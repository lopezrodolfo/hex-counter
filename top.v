==> flow/design.v <==
module top (
    input CLK,          
    output [6:0] SEG,   
    output [3:0] COMM,  
    output [3:0] DBG,   
    output [2:0] RGB    
);
    reg [3:0] hex2Display;  
    reg [6:0] seg;
    reg [3:0] comm;
    assign SEG = seg;
    assign RGB = 3'b111;
    assign COMM = comm;
    localparam [23:0] timer_init = 24'hB71AFF;
    localparam [15:0] second_init = 16'hABCD;
    reg [23:0] second_timer_state;
    reg [15:0] second;
    initial begin
        second_timer_state = timer_init;
        second = second_init;
    end  
    always @(posedge CLK) begin
        if (second_timer_state == 0) begin
            second_timer_state = timer_init;
            second = second + 1;
         end  
        else begin
            second_timer_state <= second_timer_state - 1;
        end  
    end  
    assign DBG = second[3:0];
    reg [23:0] refreshCounter;
    always @(posedge CLK) begin
        refreshCounter <= refreshCounter + 1;
    end
    always @(*) begin
        case(hex2Display)  
            4'b0000   : seg = 7'b1000000;  
            4'b0001   : seg = 7'b1001111;  
            4'b0010   : seg = 7'b0100100;  
            4'b0011   : seg = 7'b0000110;  
            4'b0100   : seg = 7'b0001011;  
            4'b0101   : seg = 7'b0010010;  
            4'b0110   : seg = 7'b0010000;  
            4'b0111   : seg = 7'b1000111;  
            4'b1000   : seg = 7'b0000000;  
            4'b1001   : seg = 7'b0000010;  
            4'b1010   : seg = 7'b0000001;  
            4'b1011   : seg = 7'b0011000;  
            4'b1100   : seg = 7'b1110000;  
            4'b1101   : seg = 7'b0001100;  
            4'b1110   : seg = 7'b0110000;  
            4'b1111   : seg = 7'b0110001;  
            default   : seg = ~7'b0000000;  
        endcase  
        case(refreshCounter[13:12])  
            4'b00   : comm = ~4'b1110;
            4'b01   : comm =  4'b0100;
            4'b10   : comm =  4'b1000;
            4'b11   : comm =  4'b0010;
            default : comm =  4'b0000;  
       endcase
          case(refreshCounter[13:12])
            2'b00   : hex2Display = second[15:12];
            2'b01   : hex2Display = second[7:4];
            2'b10   : hex2Display = second[3:0];
            2'b11   : hex2Display = second[11:8];
              default : hex2Display = 4'hE;   
          endcase
    end  
endmodule
; Tool chain data of top
; Tool output for the design above, in the order of the flow.
; Line numbers count from 1 in the design file above.
; Library cell names are shortened.
; Not given: n/a
[inputs]
top = top
clock = CLK
cell_library = sky130hd
lib_corner = tt_025C_1v80

; Elaborated design
; Source: Yosys, flattened and elaborated, memories not mapped. Widths are those after wreduce; folded enables and synchronous resets count as part of the registers. Registers that Yosys merges into a memory's read port (data or address) are not register bits. Print and check cells do not count. Equal cells are merged and count once.
; Yosys's memory passes give these memory sizes; they may raise the number of words (mostly to a power of two), join words into wider ones and drop unused or constant bits.
[bits]
register_bits = 64
latch_bits = 0
mem_bits_rw = 0
romBits = 112
clocked_rd_ports_x_width = 0
n_memories = 1
input_bits = 1
wordCells = 14
[classes]
addsub = 3
multipliers = 0
div = 0
cmp = 0
eq_ne = 3
n_shift = 0
mux = 2
n_logic = 0
n_reduce_logical = 2
[mem_list]
columns = name, size, width, read_ports, wr, line
row1 = (no name shown), 16, 7, 1, 0, 37  ; case(hex2Display)
[op_table]
columns = operator, count
row1 = 4-bit case mux with 4-bit select, 2
row2 = 24-bit by 1-bit adder with 24-bit output (second input constant), 1
row3 = 24-bit by 1-bit subtractor with 24-bit output (second input constant), 1
row4 = 24-bit zero test, 1
row5 = 16-bit by 1-bit adder with 16-bit output (second input constant), 1
row6 = 2-bit == test (second input constant), 2
row7 = 2-bit by 1-bit == test with 1-bit output (second input constant), 1
row8 = 2-bit zero test, 1

; Longest topological paths
; Depth = most cells in a row (Yosys ltp): at word level without a register or memory, in the mapped netlist without a sequential cell, where the memories' decode and read muxes count.
[logic_depth]
word_depth = 2
ABC_AREA = 0
depth_mapped = 7

; Netlist
; Source: synth_stat.txt of the flow (Yosys; design flattened, memories mapped). It holds for the ABC_AREA given above (unset counts as 0); a run with the other value may have another netlist.
[synth_totals]
mapped_cells = 278
area_um2 = 2786.4
seq_area_um2 = 1241.2
ffs = 54
[by_type]
columns = cell_type, count, area_total_um2
row1 = dfxtp_1, 38, 760.73
row2 = edfxtp_1, 16, 480.461
row3 = xnor2_1, 27, 236.477
row4 = ha_1, 9, 112.608
row5 = mux4_2, 4, 90.086
row6 = nand2_1, 24, 90.086
row7 = nand3_1, 14, 70.067
row8 = nor4_4, 3, 63.811
row9 = xor2_1, 7, 61.309
row10 = nor2_1, 16, 60.058
row11 = buf_4, 7, 52.55
row12 = o31ai_1, 6, 45.043
row13 = nor4_1, 7, 43.792
row14 = or3_1, 7, 43.792
row15 = inv_1, 11, 41.29
row16 = nor3_1, 8, 40.038
row17 = o21a_1, 5, 37.536
row18 = and4_1, 4, 35.034
; Other cell types: 30; their cells: 65.

; Path before layout
; Source: OpenSTA report_checks on the synthesized netlist (no wires, ideal clock, input and output delay 20% of the period each), path of least setup slack; recovery checks are left aside. Register names are those of the netlist, which keeps one name where synthesis merged equal registers.
[synth_timing]
path_type = register to output
start = register refreshCounter[12]
end = output SEG[3]
tclk_ps = 2640
launch_ps = 0
arrival_ps = 1987
slack_ps = 125
delay_ps = 1987
driving_pins = 7
synth_period_reached_ps = 2515
; "delay_ps" = arrival - input delay + setup time.
; At an output port there is no setup time.
; "driving_pins": output pins that drive a net of the path, with the launching flip-flop's if there is one; two outputs of one cell count as two.
; "synth_period_reached_ps" is the clock period less the worst setup slack; recovery checks do not enter. This is arithmetic on one report: input and output delays are still those of the set period (20% each).
; The rows between start and end are the longest chain of elaborated cells between them; the timing report does not say that the signal goes this way. Where chains are equally long, one stands for them.
; Each line given opens the expression or statement behind the cell; cells for indexed reads and writes are added by Yosys, which also makes memories of some case tables.
; The chain passes a memory read, where the word-level depth is cut; so it can be longer than that depth.
[synth_between]
path_cell_list = dfxtp_1 > clkbuf_1 > mux4_2 > inv_1 > ha_1 > inv_1 > o31ai_1
elab_chain_len = 3
cells_between = 6
cone_classes = 3 x eq/ne; 1 x mux; 1 x reduce/logical; 1 x memory
[synth_rtl]
columns = item, line
row1 = from (decl), 32  ; reg [23:0] refreshCounter;
row2 = from (assign), 34  ; refreshCounter <= refreshCounter + 1;
row3 = 2-bit == test, 63  ; case(refreshCounter[13:12])
row4 = 4-bit case mux with 4-bit select, 63
row5 = memory read 16 x 7 bit, 37  ; case(hex2Display)
row6 = to (decl), 3  ; output [6:0] SEG,

; Path in the finished layout
; Path of least setup slack in the final report of flow run 1 (OpenROAD, finished layout, wires in). Where an end is a register, its clock arrival counts in the times.
; The path's times are printed in steps of 10 ps; the period is the one set.
[layout_timing]
path_type = register to output
start = register refreshCounter[12]
end = output SEG[3]
tclk_ps = 4480
launch_ps = 300
arrival_ps = 2760
slack_ps = 820
driving_pins = 7
; The rows between start and end are the longest chain of elaborated cells between them; the timing report does not say that the signal goes this way. Where chains are equally long, one stands for them.
; The chain passes a memory read, where the word-level depth is cut; so it can be longer than that depth.
[layout_between]
path_cell_list = dfxtp_1 > mux4_2 > inv_1 > ha_1 > inv_1 > o31ai_1 > clkdlybuf4s50_1
elab_chain_len = 3
cells_between = 6
cone_classes = 3 x eq/ne; 1 x mux; 1 x reduce/logical; 1 x memory
[layout_rtl]
columns = item, line
row1 = from (decl), 32  ; reg [23:0] refreshCounter;
row2 = from (assign), 34  ; refreshCounter <= refreshCounter + 1;
row3 = 2-bit == test, 63  ; case(refreshCounter[13:12])
row4 = 4-bit case mux with 4-bit select, 63
row5 = memory read 16 x 7 bit, 37  ; case(hex2Display)
row6 = to (decl), 3  ; output [6:0] SEG,

; Stored flow runs of top (2 of them; Yosys, OpenROAD, sky130hd). They differ in their settings and are not a sequence. Constraints: input delay and output delay 20% of the set period each, output load 0.01 pF.
; "period_less_ws_ps" = clock period - worst setup slack. The figure is calculated, with input and output delays left at 20% of the set period.
; By "critical_path_time_ps" is meant the share of the clock period that the worst setup path is allowed (20% is reserved at inputs, 20% at outputs), minus its slack. Clock arrival times at its registers enter into it.
; "power_mw" is the tool's figure for a default switching activity; nothing was simulated.
; "critical_path_time_ps" is known to 10 ps.

[flow run 1: settings]
period_ns = 4.48
CORE_UTILIZATION = 31
PLACE_DENSITY_LB_ADDON = 0.07
CORE_MARGIN = 2
CELL_PAD_IN_SITES_GLOBAL_PLACEMENT = 3
CELL_PAD_IN_SITES_DETAIL_PLACEMENT = 0
GPL_ROUTABILITY_DRIVEN = 0
SLEW_MARGIN = 25
CAP_MARGIN = 20
[flow run 1: results]
ws_setup_ps = 822
synthesis_area_um2 = 2786.4
tns_setup_ps = 0
critical_path_time_ps = 2760
worst_path_kind = register to output
fin_hold_ws_ps = 442
period_less_ws_ps = 3658
power_mw = 0.7878
design_die_area_um2 = 9762.4
finalCellArea_um2 = 3083.0

[flow run 2: settings]
period_ns = 2.99
CORE_UTILIZATION = 53
CAP_MARGIN = 20
CORE_MARGIN = 2
SLEW_MARGIN = 20
[flow run 2: results]
ws_setup_ps = 78
synthesis_area_um2 = 2786.4
tns_setup_ps = 0
critical_path_time_ps = 2310
worst_path_kind = register to output
fin_hold_ws_ps = 435
period_less_ws_ps = 2912
power_mw = 1.234
design_die_area_um2 = 5853.0
finalCellArea_um2 = 3249.4
